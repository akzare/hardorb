==> flow/design.v <==
module udp_server #(
  parameter [15:0] DEVICE_UDP_PORT  = 16'hbed0,      
  parameter [31:0] DEST_IP          = 32'h0a0105ce,  
  parameter [15:0] DEST_UDP_PORT    = 16'h1b3b,
  parameter [31:0] DEVICE_IP        = 32'h0a0105dd
) 
(
  input              clk,              
  input              reset_n,          
  input              wr_complete,      
  input              tx_done_MAC,
  input              instream_fifoempty,
  output wire        instream_rden,
  input [7:0]        instream_rddata,
  input [11:0]       instream_rcnt,
  output reg         wrRAM,             
  output reg  [7:0]  wrData,            
  output reg  [10:0] wrAddr,            
  output wire [15:0] sendDatagramSize,  
  output reg         sendDatagram,      
  output wire [31:0] destinationIP,     
  output wire [7:0]  protocolOut        
);
  parameter [15:0] UDPLEN = 16'd1292;  
  parameter [7:0]  UDPHEADERLEN = 8'd8;
  parameter  stMSB = 1'b0;
  parameter  stLSB = 1'b1;
  parameter [1:0]
  UDP_SERV_TX_IDLEXMIT        = 2'd0,  
  UDP_SERV_TX_SETWRHEADERXMIT = 2'd1,  
  UDP_SERV_TX_GETWRDATAXMIT   = 2'd2,  
  UDP_SERV_TX_WRITEFINISHXMIT = 2'd3;
  reg [1:0] udp_srv_tx_fsm;
  reg [10:0] cntXmit;
  reg        stream_read_d1;
  reg        stream_read_i;
  assign protocolOut =  8'h11;
  assign destinationIP = DEST_IP;
  assign sendDatagramSize = UDPLEN;   
  assign instream_rden = stream_read_i & ~instream_fifoempty;
  always @(posedge clk or negedge reset_n) 
  begin
    if (!reset_n) begin
      udp_srv_tx_fsm <= UDP_SERV_TX_IDLEXMIT;
      stream_read_d1 <= 1'b0;
      stream_read_i <= 1'b0;
      wrRAM <= 1'b0;
      wrData <= 8'b0;
      wrAddr <= 11'b0;
      sendDatagram <= 1'b0;
      cntXmit <= 11'b0;
    end  
    else begin
      stream_read_i <= 1'b0;
      stream_read_d1 <= instream_rden;
      wrRAM <= 1'b0;
      wrData <= 8'b0;
      sendDatagram <= 1'b0;
      wrAddr <= cntXmit[10:0] + {3'b000,8'h22};  
      case(udp_srv_tx_fsm)
        UDP_SERV_TX_IDLEXMIT:  
        begin
          cntXmit <= 11'b0;
          if (instream_fifoempty) begin
            udp_srv_tx_fsm <= UDP_SERV_TX_IDLEXMIT;
          end  
          else begin
            udp_srv_tx_fsm <= UDP_SERV_TX_SETWRHEADERXMIT;
          end
        end
        UDP_SERV_TX_SETWRHEADERXMIT:  
        begin
          if (cntXmit < 11'd8) begin
            udp_srv_tx_fsm <= UDP_SERV_TX_SETWRHEADERXMIT;
            wrRAM <= 1'b1;
            cntXmit <= cntXmit + 1;
          end  
          else begin 
            udp_srv_tx_fsm <= UDP_SERV_TX_GETWRDATAXMIT;
          end  
          case(cntXmit)
            11'd0:
            begin
              wrData <= DEVICE_UDP_PORT[15:8];
            end  
            11'd1:
            begin
              wrData <= DEVICE_UDP_PORT[7:0];
            end  
            11'd2:
            begin
              wrData <= DEST_UDP_PORT[15:8];
            end  
            11'd3:
            begin
              wrData <= DEST_UDP_PORT[7:0];
            end  
            11'd4:
            begin
              wrData <= UDPLEN[15:8];
            end  
            11'd5:
            begin
              wrData <= UDPLEN[7:0];
            end  
            11'd6, 11'd7:
            begin
              wrData <= 8'h00;
            end  
            default:
            begin
              wrData <= 8'b0;
            end
          endcase
        end
        UDP_SERV_TX_GETWRDATAXMIT:  
        begin
          wrData <= instream_rddata[7:0]; 
          wrAddr <= cntXmit[10:0] + {3'b000,8'h22};  
          if (stream_read_d1) begin
            wrRAM <= 1'b1;
            cntXmit <= cntXmit + 1;      
          end  
          if (cntXmit < (UDPLEN-2)) begin
            if (!instream_fifoempty) begin
              stream_read_i <= 1'b1;
            end
          end  
          if (cntXmit < (UDPLEN-1)) begin
            udp_srv_tx_fsm <= UDP_SERV_TX_GETWRDATAXMIT; 
          end  
          else begin
            udp_srv_tx_fsm <= UDP_SERV_TX_WRITEFINISHXMIT;
            sendDatagram <= 1'b1;
          end
        end
        UDP_SERV_TX_WRITEFINISHXMIT:  
        begin
          if (tx_done_MAC) begin
            udp_srv_tx_fsm <= UDP_SERV_TX_IDLEXMIT;
          end  
          else begin
            udp_srv_tx_fsm <= UDP_SERV_TX_WRITEFINISHXMIT;
          end  
        end
        default:
        begin
          udp_srv_tx_fsm <= UDP_SERV_TX_IDLEXMIT;
        end
      endcase
    end
  end  
endmodule
# Reports on udp_server
# Tool output for the design above, in the order of the flow.
# Line numbers count from 1 in the design file above.
# Operators carry their Yosys type and port widths (W data, S select, Z words).
# Cell names lack the library's common part.
# Not given: -
dict set report inputs {
  design {udp_server}
  clock {clk}
  cell_library {sky130hd}
  pvt_corner {tt_025C_1v80}
}

# After elaboration
# Yosys after proc, flatten, opt, wreduce and memory -nomap, before mapping. Memory bits, and registers merged into a memory's read port (data or address), are not among the register bits. Print and check cells are not counted.
# Yosys's memory passes give these memory sizes; they may raise the number of words (mostly to a power of two), join words into wider ones and drop unused or constant bits.
dict set report bits {
  out_inout_bits 78
  rom_bits 64
  reg_bits 36
  in_bits 25
  n_memories 1
  elab_cells 43
}
# memory size width rd wr line_no
set mem_list {}
lappend mem_list {{(name not given)} 8 8 1 0 81} ;# case(cntXmit)
dict set report op_classes {
  n_addsub 2
  n_logic 2
  cmp 3
  n_mux 18
  equal 5
  n_reduce_logical 4
}
# cell count
set ops {}
lappend ops {{$pmux W11 S3} 1}
lappend ops {{$lt A11 B11 Y1 const B} 2}
lappend ops {{$mux W11} 2}
lappend ops {{$pmux W8 S2} 1}
lappend ops {{$add A11 B1 Y11 const B} 1}
lappend ops {{$lt A11 B4 Y1 const B} 1}
lappend ops {{$add A11 B6 Y11 const B} 1}
lappend ops {{$mux W1} 9}
lappend ops {{$logic_not A8 Y1} 1}
lappend ops {{$pmux W2 S4} 1}
lappend ops {{$mux W8} 1}
lappend ops {{$eq A2 B2 Y1 const B} 2}
lappend ops {{$ne A2 B2 Y1 const B} 2}
lappend ops {{$mux W2} 2}
lappend ops {{$reduce_and A3 Y1} 1}
lappend ops {{$reduce_bool A3 Y1} 1}
lappend ops {{$eq A2 B1 Y1 const B} 1}
lappend ops {{$logic_not A2 Y1} 1}
lappend ops {{$pmux W1 S2} 1}
lappend ops {{$and A1 B1 Y1} 1}
lappend ops {{$not A1 Y1} 1}

# Logic depth
# Yosys ltp: most cells in a row. Word level: on the elaborated netlist, between registers, memories and ports. Mapped: between sequential cells and ports; inverters and the memories' decode and read muxes count.
dict set report logic_depth {
  depth_word 3
  abc_area 1
  ltp_mapped 9
  mapped_depth_nobuf 8
}

# After synthesis
# Yosys stat after the flow's synthesis: flattened, memories mapped to cells. It holds for the ABC_AREA given above (unset counts as 0); a run with the other value may have another netlist.
dict set report mapped {
  ff_cells 38
  buf_cells 64
  area_mm2 0.002371
  cell_count 284
  seqArea_mm2 0.0009522
}
# cell_type count type_area_um2
set by_type {}
lappend by_type {dfrtp_1 37 925.888}
lappend by_type {buf_4 58 435.418}
lappend by_type {nand2_1 58 217.709}
lappend by_type {inv_1 28 105.101}
lappend by_type {ha_1 8 100.096}
lappend by_type {nand3_1 18 90.086}
lappend by_type {o21ai_0 15 75.072}
lappend by_type {xor2_1 8 70.067}
lappend by_type {nor2_1 15 56.304}
lappend by_type {nand4_1 8 50.048}
lappend by_type {o21ai_2 5 43.792}
lappend by_type {dfstp_2 1 26.275}
lappend by_type {buf_6 2 22.522}
lappend by_type {nor2_4 2 22.522}
lappend by_type {nand3_2 2 20.019}
lappend by_type {o21ai_1 4 20.019}
lappend by_type {o21ai_4 1 16.266}
lappend by_type {nor2_2 2 12.512}
# Not listed: further types 8, cells in them 12.

# Worst setup path after synthesis
# OpenSTA on the mapped netlist: ideal clock, no wires. The path of least setup slack (recovery checks aside). Input and output delay are each 20% of the period. Register names are those of the netlist, which keeps one name where synthesis merged equal registers.
dict set report synth_path {
  path_kind {reg-to-reg}
  start {register cntXmit[0]}
  end {register cntXmit[4]}
  t_required_ns 1.606
  setup_ns 0.074
  path_buffers 1
  arrival_time_ns 1.265
  path_stages 7
  period_ns 1.68
  delay_ns 1.339
  launch_ns 0.000
  setup_slack_ns 0.341
  synth_period_reached_ns 1.339
}
# "delay_ns" is the arrival time less input delay plus setup time.
# "path_stages" counts driving pins, that of a launching flip-flop among them; a cell with two outputs on the path counts twice.
# "synth_period_reached_ns" is the clock period less the worst setup slack; recovery checks do not enter. This is arithmetic on one report: input and output delays are still those of the set period (20% each).
# The rows between start and end are the longest chain of elaborated cells between them; the timing report does not say that the signal goes this way. Where chains are equally long, one stands for them.
# Each line given opens the expression or statement behind the cell; cells for indexed reads and writes are added by Yosys, which also makes memories of some case tables.
# At most two assigning lines are given for a register; there are more.
dict set report synth_via {
  cell_sequence {dfrtp_1 ha_1 clkbuf_1 nand3_1 nand2_1 nand3_1 o21ai_2}
  elab_chain_cells 3
  cone_cells 7
  classes_between {add/sub (1); compare (1); eq/ne (1); mux (3); reduce/logical (1)}
}
# element line_no
set synth_rtl {}
lappend synth_rtl {{from (decl)} 34} ;# reg [10:0] cntXmit;
lappend synth_rtl {{from (assign)} 76} ;# cntXmit <= cntXmit + 1;
lappend synth_rtl {{from (assign)} 122} ;# cntXmit <= cntXmit + 1;
lappend synth_rtl {{$add A11 B1 Y11} 122}
lappend synth_rtl {{$mux W11} 120} ;# if (stream_read_d1) begin
lappend synth_rtl {{$pmux W11 S3} 60} ;# case(udp_srv_tx_fsm)
lappend synth_rtl {{to (assign)} 76}
lappend synth_rtl {{to (assign)} 122}
lappend synth_rtl {{to (decl)} 34}

Lab notebook: udp_server

Top module udp_server; platform sky130hd; tools Yosys and OpenROAD; 2 stored runs in no particular order. Input and output delays are each 20% of the period that was set; the output load is 0.01 pF.

[flow] entry A: files
==> flow/run.sh <==
#!/bin/bash
# the make line also repeats the synthesis and layout settings of config.mk as NAME=value (left out here)
make -C /OpenROAD-flow-scripts/flow DESIGN_CONFIG=/design/flow/config.mk WORK_HOME=/design/flow/orfs CLKGATE_MAP_FILE= finish
==> flow/config.mk <==
export PLATFORM = sky130hd
export DESIGN_NAME = udp_server
export DESIGN_NICKNAME = udp_server
export VERILOG_FILES = /design/flow/design.v
export SDC_FILE = /design/flow/constraint.sdc
export NUM_CORES = 4
export LEC_CHECK = 0
export ABC_AREA = 1
export CAP_MARGIN = 30
export CORE_MARGIN = 2
export CORE_UTILIZATION = 67
export CTS_CLUSTER_DIAMETER = 95
export CTS_CLUSTER_SIZE = 22
export PLACE_DENSITY_LB_ADDON = 0.1
export SETUP_SLACK_MARGIN = 0.26
export SLEW_MARGIN = 20
==> flow/constraint.sdc <==
create_clock -name core_clock -period 1.23 [get_ports {clk}]
set_input_delay 0.2460 -clock core_clock [delete_from_list [all_inputs] [get_ports {clk}]]
set_output_delay 0.2460 -clock core_clock [all_outputs]
set_load 0.01 [all_outputs]

[flow] entry A: not finished: routing ended with error DPL-0038

[flow] entry B: files
==> flow/run.sh <==
#!/bin/bash
# the make line also repeats the synthesis and layout settings of config.mk as NAME=value (left out here)
make -C /OpenROAD-flow-scripts/flow DESIGN_CONFIG=/design/flow/config.mk WORK_HOME=/design/flow/orfs CLKGATE_MAP_FILE= finish
==> flow/config.mk <==
export PLATFORM = sky130hd
export DESIGN_NAME = udp_server
export DESIGN_NICKNAME = udp_server
export VERILOG_FILES = /design/flow/design.v
export SDC_FILE = /design/flow/constraint.sdc
export NUM_CORES = 4
export LEC_CHECK = 0
export ABC_AREA = 1
export CAP_MARGIN = 20
export CELL_PAD_IN_SITES_GLOBAL_PLACEMENT = 3
export CORE_MARGIN = 2
export CORE_UTILIZATION = 63
export CTS_CLUSTER_DIAMETER = 386
export GPL_TIMING_DRIVEN = 1
export PLACE_DENSITY_LB_ADDON = 0.09
export SETUP_SLACK_MARGIN = 0.11
export SLEW_MARGIN = 20
export TNS_END_PERCENT = 35
==> flow/constraint.sdc <==
create_clock -name core_clock -period 3.15 [get_ports {clk}]
set_input_delay 0.6300 -clock core_clock [delete_from_list [all_inputs] [get_ports {clk}]]
set_output_delay 0.6300 -clock core_clock [all_outputs]
set_load 0.01 [all_outputs]

[flow] entry B: not finished: placement ended with error FLW-0024
